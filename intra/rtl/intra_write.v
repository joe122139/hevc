==> flow/design.v <==
`timescale 1ns/1ps
module intra_write(
	clk,
	rst_n,
	arst_n,
	bStop,
	bStop_pre,
	reconSamples		 
	,xTb
	,yTb
	,X
	,Y
	,tuSize
	,partIdx
	,nMaxCUlog2
	,verFlag
	,horFlag
	,isLastCycInTb
	,r_tl_data
	,isCalStage
	,cIdx
	,w_data				 
	,w_data_TL
	,w_addr
	,w_addr_TL
	,wE_n 
	,bDelayWrite
	,opt_w_tl
	,opt_w
	,w_TL_rela_
);
	parameter					isChroma=0;
	parameter 					bitDepth = 8;
	parameter AW = 8;
	parameter SRAMDW = bitDepth*4;
	parameter AW_TL = 11;
	parameter nSRAMs = 8;
	parameter 							PIC_WIDTH = 7680;
	parameter							ADR_BASE = PIC_WIDTH>>5;
	parameter							ADR_BASE_TL = PIC_WIDTH>>2;
	input 								clk,rst_n,arst_n,bStop,bStop_pre;
	input [16*bitDepth-1:0]  			reconSamples;
	input [12:0]						xTb;
	input [12:0]						yTb;
	input [2:0]							X,Y;
	input [2:0] 						tuSize;
	input [bitDepth*2-1:0]  			r_tl_data;
	reg [bitDepth-1:0]  				r_tl_4,r_tl_4_cr;
	input [1:0]							partIdx;
	input [2:0]							nMaxCUlog2;
	input [15:0]						verFlag,horFlag;
	input								isLastCycInTb;
	input								isCalStage;
	input [1:0]							cIdx;
	input [3*8-1:0]						opt_w;
	input [2:0]							opt_w_tl;	
	input [4:0]							w_TL_rela_;
	output reg [SRAMDW*8-1:0]			w_data;
	output reg [bitDepth-1:0]			w_data_TL;
	output reg [AW*8-1:0]				w_addr;
	output reg [AW_TL-1:0]				w_addr_TL;
	output reg [8:0]                    wE_n;
	output reg 							bDelayWrite;
	reg [12:0] 							w_TL_base ;
	reg signed [4:0]					w_TL_rela ;
	reg [AW_TL-1:0]						reg_TL_adr,reg_TL_adr_cr;
	reg	[13:0]							xTbPlusXmin1;
	reg [bitDepth-1:0] 					recon[3:0][3:0];
	reg [bitDepth-1:0]					sramPix[7:0][3:0];
	reg [AW-1:0]			 			adr[7:0];
	reg [3:0] 							x_4inMaxCb,y_4inMaxCb; 
	reg [AW-1:0] 						adrShift[7:0];
	reg [AW-1:0] 						relaAdr[7:0];
	reg [6:0] 							nPB,nMaxCb;
	reg [6:0]							y_bar,x_bar;
	reg [5:0] 							Xplus1sf2,Yplus1sf2;
	reg 	  							addrYUVSel;
	reg									isLastTu;
	reg [2:0]							opt_tl;
	reg [2:0]							opt[7:0];	
	always @(*)	begin
		Xplus1sf2 = (X+1)<<2;
		Yplus1sf2 = (Y+1)<<2;
		addrYUVSel  = (cIdx[0]||cIdx[1]);
		nPB = 1<<tuSize;
		x_4inMaxCb = (xTb%nMaxCb>>2)+X;
		y_4inMaxCb = (yTb%nMaxCb>>2)+Y;
		xTbPlusXmin1 = xTb+Xplus1sf2-1;
		x_bar = xTbPlusXmin1%nMaxCb;
		y_bar = (yTb+Yplus1sf2-1)%nMaxCb;
		nMaxCb = (1<<nMaxCUlog2);
		isLastTu = (yTb%nMaxCb+nPB)==nMaxCb && (xTb%nMaxCb+nPB==nMaxCb);
		{r_tl_4,r_tl_4_cr} = r_tl_data;
		{opt_tl,opt[0],opt[1],opt[2],opt[3],opt[4],opt[5],opt[6],opt[7]} = {opt_w_tl,opt_w};
	end
	generate
	  genvar i,j;
	  for(i=0;i<4; i=i+1)begin: xi		 
		  for(j=0 ;j<4;j=j+1) begin: xj		 
		   always @(*)  begin   
		      recon[i][j] =  reconSamples[16*bitDepth-1-bitDepth*(4*i+j):15*bitDepth-bitDepth*(4*i+j)];
		  end
		 end
		end
	  genvar k,l;
	  for(k=0;k<8; k=k+1)begin	:xk		 
		  for(l=0 ;l<4;l=l+1) begin: xl		 
		   always @(*)  begin   
			  w_data [bitDepth*32-1-bitDepth*(4*k+l):bitDepth*31-bitDepth*(4*k+l)] =  sramPix[k][l];
		  end
		 end
		 always @(*)     
		    w_addr [8*AW-1 - AW*k : 7*AW - AW*k ]  = adr[k];		 
		end
	endgenerate
	always @(posedge clk or negedge arst_n)	begin
		if(~arst_n)	begin
			reg_TL_adr <=0 ;
			reg_TL_adr_cr <=0 ;
			bDelayWrite <= 0;
			end
		else if(!rst_n)	begin
			reg_TL_adr <=0 ;
			reg_TL_adr_cr <=0 ;
			bDelayWrite <= 0;
			end
		else 	begin
			if((tuSize!= 2 && X==Y && Xplus1sf2 == nPB) ||(tuSize==2 && cIdx!=0 && isCalStage))
				if(cIdx!=2)
					reg_TL_adr <= bStop? reg_TL_adr : w_addr_TL;
				else
					reg_TL_adr_cr <= bStop? reg_TL_adr_cr : w_addr_TL;
			if(isLastCycInTb && isLastTu && bStop_pre && !bStop)
				bDelayWrite <=1 ;
			if(bDelayWrite && !bStop_pre) 
				bDelayWrite <= 0;
			end
	end
	always @(*) begin
		w_TL_rela = 0;
		w_TL_base = 0;
		if(isLastCycInTb && (tuSize!=2 || isChroma))	begin
			w_TL_base = cIdx==0?reg_TL_adr:((cIdx==1)?reg_TL_adr_cr:reg_TL_adr);
			w_TL_rela = 0;
		end
		else  begin
			case(opt_tl)
			1:begin	
				w_TL_base = (!isChroma || cIdx==1)?(xTbPlusXmin1>>2): (ADR_BASE_TL>>1)+(xTbPlusXmin1>>2);   	 
				w_TL_rela = 0;			end
			2:begin
				w_TL_base = (!isChroma || cIdx==1)? ADR_BASE_TL+1:ADR_BASE_TL+9;				 
				w_TL_rela = w_TL_rela_; 
			end
			3:begin
				w_TL_base =(!isChroma || cIdx==1)?  ADR_BASE_TL+32:ADR_BASE_TL+24;			 
				w_TL_rela = w_TL_rela_; 
			end
			4:begin
				w_TL_base = (!isChroma || cIdx==1)?ADR_BASE_TL+32:ADR_BASE_TL+48;		 
				w_TL_rela = 0;
			end
			5:begin
				w_TL_base = (!isChroma || cIdx==1)?ADR_BASE_TL+32:ADR_BASE_TL+41;			 
				w_TL_rela = w_TL_rela_; 
			end
			default: begin
				w_TL_rela = 0;
				w_TL_base = 0;
			end
			endcase
		end
		w_addr_TL = $signed(w_TL_base)+w_TL_rela;
		wE_n[8] = 1;
		if((bDelayWrite && !bStop_pre) )	begin
			wE_n[8] = 0;
			if(cIdx==0)
				w_data_TL = (tuSize==2)? recon[3][3]:r_tl_4;
			else if(cIdx==1)
				w_data_TL = r_tl_4;
			else 
				w_data_TL = r_tl_4_cr;
		end
		else begin
			if(isLastCycInTb && tuSize==2 )	begin
				w_data_TL = cIdx==0?recon[3][3]:(cIdx==1?r_tl_4_cr:r_tl_4);
				if(  (!isLastTu ) || (isLastTu && !bStop_pre))	begin
					wE_n[8] = !bStop? 0:1;
				end
				else 
					wE_n[8] = 1;
			end
			else if(isLastCycInTb )	begin
				w_data_TL = !cIdx[0]?r_tl_4:r_tl_4_cr;
				if( (!isLastTu ) || (isLastTu && !bStop_pre))	begin
					wE_n[8] = !bStop? 0:1;
				end
				else 
					wE_n[8] = 1;
				end
			else if((Xplus1sf2 == nPB || Yplus1sf2 == nPB) && (X!=Y) && isCalStage)	begin
				w_data_TL = recon[3][3];
				wE_n[8] = !bStop? 0:1;
				end
			else begin
				w_data_TL = 8'd0;
				wE_n[8] = 1;
			end
		end
	end
	generate
		genvar t;
		for(t=0;t<8; t=t+1)begin		:xt
			always @(*) begin
				case(opt[t])
				1: begin
					adrShift[t] = ADR_BASE+2 ;			 
					relaAdr[t] = (cIdx!=2'd2)?y_4inMaxCb[3]:1;
				end
				2:begin
					adrShift[t] = ADR_BASE+6;			 
					relaAdr[t] = (cIdx!=2'd2)?y_4inMaxCb[3]:1;				
				end
				3:begin
					adrShift[t] = ADR_BASE+10;			 
					relaAdr[t] = (cIdx!=2'd2)?y_4inMaxCb[3]:1;
				end
				4:begin
					adrShift[t] = ADR_BASE+12;			 
					relaAdr[t] = (cIdx!=2'd2)?y_4inMaxCb[3]:1;
				end
				5:begin
					adrShift[t] = (cIdx==2'd2)?(ADR_BASE>>1):0; 		 
					relaAdr[t]  =((xTb+(X<<2))>>5);
				end
				6:begin
					adrShift[t] = ADR_BASE+8;			 
					relaAdr[t] = (cIdx!=2'd2)?x_4inMaxCb[3]:1;
				end
				7:begin
					adrShift[t] = ADR_BASE+4;				 
					relaAdr[t] = (cIdx!=2'd2)?x_4inMaxCb[3]:1;
				end
				default:begin
					adrShift[t]=ADR_BASE+1;		 
					relaAdr[t]=0;
				end
				endcase
				adr[t] = (adrShift[t]+relaAdr[t]);
				sramPix[t][0] =  0;
				sramPix[t][1] =  0;
				sramPix[t][2] =  0;
				sramPix[t][3] =  0;
				 if(( Xplus1sf2 == nPB || Yplus1sf2 == nPB) && isCalStage ) begin			 
					  if(t == (~y_4inMaxCb)%8  && Xplus1sf2 == nPB &&  (tuSize!=2 || (tuSize==2 && partIdx[0]==1)))
							begin																									 
								wE_n[t]= (bStop)? 1:0; 
								sramPix[t][0] =  recon[0][3];
								sramPix[t][1] =  recon[1][3];
								sramPix[t][2] =  recon[2][3];
								sramPix[t][3] =  recon[3][3];
						end
					 else if(t== ((~y_4inMaxCb)%8+4)%8 && (Xplus1sf2 == nPB) && (tuSize!=2 || (tuSize==2 && partIdx[0]==1)))
							begin
								wE_n[t]= (bStop)? 1:0; 
								sramPix[t][0] =  recon[0][3];
								sramPix[t][1] =  recon[1][3];
								sramPix[t][2] =  recon[2][3];
								sramPix[t][3] =  recon[3][3];
							end
					else if(t == x_4inMaxCb%8 && Yplus1sf2 == nPB && (tuSize!=2 ||  (tuSize==2  && partIdx!=1))) 
						begin
							wE_n[t]= (bStop)? 1:0; 
							sramPix[t][0] =  recon[3][0];
							sramPix[t][1] =  recon[3][1];
							sramPix[t][2] =  recon[3][2];
							sramPix[t][3] =  recon[3][3];
					end
					else 
						wE_n[t]= 1;				
				end	
				else
					wE_n[t]= 1;			
			end
		end
	endgenerate
endmodule
From RTL to reports: intra_write
Tool output for the design above, in the order of the flow.
Lines are those of the file above, counted from 1.
Operators carry their Yosys type and port widths (W data, S select, Z words).
Cell names lack the library's common part.
Not given: n/a

inputs
  top module = intra_write
  clock input = clk
  cell library = sky130hd
  corner = tt_025C_1v80

After elaboration
Counts by Yosys on the flattened word-level netlist (proc, flatten, opt, wreduce). Print and check cells are left out. Cells with the same type and inputs are merged into one.

word-level totals
  elaborated cells = 436
  input port bits = 257
  flip-flop bits (word level) = 23

cells by class
  bitwise logic cells = 1
  $add $sub $neg = 19
  divide/modulo/power cells = 2
  reduce/logical cells = 99
  shift-type cells = 2
  equality and inequality tests = 99
  multiplexer cells = 211

operators by type and width
  operator                     number
  $mux W8                      138
  $pmux W8 S7                  8
  $pmux W8 S3                  8
  $mod A13 B7 Y13              2
  $mux W11                     10
  $eq A3 B3 Y1 const B         34
  $logic_not A32 Y1            3
  $logic_and A1 B1 Y1          65
  $add A8 B8 Y8                8
  $eq A3 B2 Y1 const B         19
  $mux W1                      43
  $eq A3 B3 Y1 const A         12
  $pmux W11 S3                 1
  $logic_or A1 B32 Y1 const B  1
  $reduce_or A4 Y1             8
  $eq A3 B1 Y1 const B         9
  $add A13 B7 Y13              2
  $eq A13 B7 Y1                2
  $eq A2 B3 Y1 const A         6
  $reduce_or A2 Y1             8
  $shl A2 B3 Y7 const A        2
  $eq A6 B7 Y1                 2
  $sub A13 B1 Y13 const B      1
  $add A13 B5 Y13              1
  $add A13 B6 Y13              1
  $add A11 B5 Y11              1
  $mux W5                      2
  $eq A1 B3 Y1 const A         3

Other operator kinds: 19; their cells: 33.

Logic depth
Yosys ltp: most cells in a row. Word level: on the elaborated netlist, between registers, memories and ports. Mapped: between sequential cells and ports; inverters and the memories' decode and read muxes count.

depth
  depth in word-level cells = 11
  ABC_AREA = 0
  gate-level depth with buffers = 135

After synthesis
The flow's flattened synthesis, as Yosys stat reports it; memories are mapped. The netlist is that of the ABC_AREA named above (0 if unset); the other value can give another one.

synthesis totals
  flip-flops = 23
  buffer cells = 117
  standard cells after synthesis = 2916
  mapped area = 19049.5 um^2

cells by type
  cell      number
  ha_1      262
  a21oi_1   369
  nand2_1   418
  nor2_1    332
  xnor2_1   108
  mux2i_1   73
  o21ai_0   128
  a21o_1    81
  xor2_1    66
  dfrtp_1   23
  inv_1     144
  o21a_1    52
  clkbuf_1  100
  nor3_1    67
  fa_1      16
  mux2_2    28
  o21bai_1  38
  nand2b_1  44

Other cell types: 92; their cells: 567.

Path before layout
Source: OpenSTA report_checks on the synthesized netlist (no wires, ideal clock, input and output delay 20% of the period each), path of least setup slack; recovery checks are left aside. Register names are those of the netlist, which keeps one name where synthesis merged equal registers.

timing after synthesis
  path kind = input port to output port
  from = input nMaxCUlog2[2]
  to = output wE_n[8]
  slack = 6.612 ns
  output delay = 10.780 ns
  path delay = 25.728 ns
  clock period = 53.9 ns
  stages = 128
  external input delay = 10.780 ns
  data required time = 43.120 ns
  time at the first pin = 10.780 ns
  data arrival time = 36.508 ns
  synthesis period reached = 47.288 ns

"path delay" = arrival - input delay + setup time.
At an output port there is no setup time.
"stages": output pins that drive a net of the path, with the launching flip-flop's if there is one; two outputs of one cell count as two.
"synthesis period reached" is the clock period less the worst setup slack; recovery checks do not enter. This is arithmetic on one report: input and output delays are still those of the set period (20% each).
Between the ends stands the longest chain of elaborated cells between them, by number of cells; it is not shown to be the way that was timed. Of several equally long chains one is given.
A line is the first line of the expression or statement that the cell stems from. Yosys adds cells for indexed reads and writes and turns some case tables into memories.

on the way, after synthesis
  cell sequence = buf_2 -> or3_4 -> ha_1 -> nand4_1 -> nor3_1 -> o21bai_1 -> mux2i_1 -> inv_1 -> ha_1 -> o21ai_0 -> a2bb2oi_1 -> inv_1 -> and3_1 -> a21oi_1 -> ha_1 -> o211ai_1 -> a211oi_1 -> or3_1 -> [92 not listed] -> nand2_1 -> clkbuf_1 -> nor2_1 -> a21oi_1 -> ha_1 -> fa_1 -> a21oi_1 -> nor2_1 -> nor2_1 -> o21ai_0 -> xor2_1 -> nand3_1 -> nor2b_1 -> a2111o_1 -> a221oi_1 -> nand4_1 -> a2111oi_1 -> o31a_1
  length of the longest elaborated chain = 11

RTL lines, path after synthesis
  what                 RTL line  source
  from (decl)          50        input [2:0] nMaxCUlog2;
  $shl A2 B3 Y7        91        nMaxCb = (1<<nMaxCUlog2);
  $mod A13 B7 Y13      92        isLastTu = (yTb%nMaxCb+nPB)==nMaxCb && (xTb%nMaxCb+nPB==nMaxCb);
  $add A13 B7 Y13      92
  $eq A13 B7 Y1        92
  $logic_and A1 B1 Y1  92
  $logic_not A1 Y1     195       if( (!isLastTu ) || (isLastTu && !bStop_pre)) begin
  $logic_or A1 B1 Y1   195
  $mux W1              195
  $mux W1              193       else if(isLastCycInTb ) begin
  $mux W1              185       if(isLastCycInTb && tuSize==2 ) begin
  $mux W1              175       if((bDelayWrite && !bStop_pre) ) begin
  to (decl)            62        output reg [8:0] wE_n;

Worst path after layout
From the final timing report of job 1: the path of least setup slack in the routed layout; clock arrival at registers is part of the times.

timing after layout
  path kind = input port to output port
  from = input nMaxCUlog2[1]
  to = output wE_n[8]
  external input delay = 10.98 ns
  slack = 2.19 ns
  time at the first pin = 10.98 ns
  data arrival time = 41.73 ns
  clock period = 54.9 ns
  output delay = 10.98 ns
  data required time = 43.92 ns
  stages = 111

Between the ends stands the longest chain of elaborated cells between them, by number of cells; it is not shown to be the way that was timed. Of several equally long chains one is given.

on the way, after layout
  cell sequence = clkdlybuf4s50_1 -> or3_4 -> buf_4 -> ha_1 -> and3_1 -> o21ai_0 -> and3_1 -> ha_1 -> or4b_1 -> a21oi_1 -> or2_2 -> inv_1 -> ha_1 -> o211ai_1 -> a211oi_4 -> nand3_1 -> nand2_1 -> ha_1 -> [75 not listed] -> a21o_1 -> or4_4 -> or4_1 -> mux2i_1 -> ha_1 -> a21o_1 -> a21oi_1 -> nor2b_1 -> o21ai_0 -> nand2b_1 -> xnor2_1 -> or3_1 -> a2111o_1 -> a221oi_1 -> nand4_1 -> a2111oi_2 -> o31a_1 -> clkdlybuf4s50_1
  length of the longest elaborated chain = 11

RTL lines, path after layout
  what                 RTL line  source
  from (decl)          50        input [2:0] nMaxCUlog2;
  $shl A2 B3 Y7        91        nMaxCb = (1<<nMaxCUlog2);
  $mod A13 B7 Y13      92        isLastTu = (yTb%nMaxCb+nPB)==nMaxCb && (xTb%nMaxCb+nPB==nMaxCb);
  $add A13 B7 Y13      92
  $eq A13 B7 Y1        92
  $logic_and A1 B1 Y1  92
  $logic_not A1 Y1     195       if( (!isLastTu ) || (isLastTu && !bStop_pre)) begin
  $logic_or A1 B1 Y1   195
  $mux W1              195
  $mux W1              193       else if(isLastCycInTb ) begin
  $mux W1              185       if(isLastCycInTb && tuSize==2 ) begin
  $mux W1              175       if((bDelayWrite && !bStop_pre) ) begin
  to (decl)            62        output reg [8:0] wE_n;

Memo
Re: implementation data of intra_write

Record of 2 stored runs of the RTL-to-layout flow on intra_write, platform sky130hd. The runs are unordered. Constraints: input delay and output delay 20% of the set period each, output load 0.01 pF.
By "clock period achieved" is meant the clock period of the run minus its worst setup slack. This is arithmetic on one report: input and output delays are still those of the set period (20% each).
"time of the worst setup path" is the time allowed to the run's worst setup path (the clock period less input and output delay, where it has them) less its slack. Clock arrival times count: a late capture clock shortens it, a late launch clock lengthens it.
Among the settings, . means not set for that run.

name                                    job 1                      job 2
period_ns                               54.9                       67.4
CAP_MARGIN                              20                         10
CORE_MARGIN                             2                          2
CORE_UTILIZATION                        40                         37
SLEW_MARGIN                             20                         20
PLACE_DENSITY_LB_ADDON                  .                          0.22
TNS_END_PERCENT                         .                          40
GPL_TIMING_DRIVEN                       .                          0
CTS_CLUSTER_SIZE                        .                          47
CTS_CLUSTER_DIAMETER                    .                          332
MIN_ROUTING_LAYER                       .                          met1
synthesis area (um^2)                   19049.5                    19049.5
overall die area (um^2)                 49386.2                    53317.1
standard-cell area after layout (um^2)  24802.5                    25012.7
utilization in the final report (%)     53.0                       49.0
worst slack on setup checks (ns)        2.193                      8.020
setup TNS (ns)                          0.000                      0.000
final worst hold slack (ns)             0.482                      0.475
clock period achieved (ns)              52.707                     59.380
time of the worst setup path (ns)       30.75                      32.42
critical path kind                      input port to output port  input port to output port
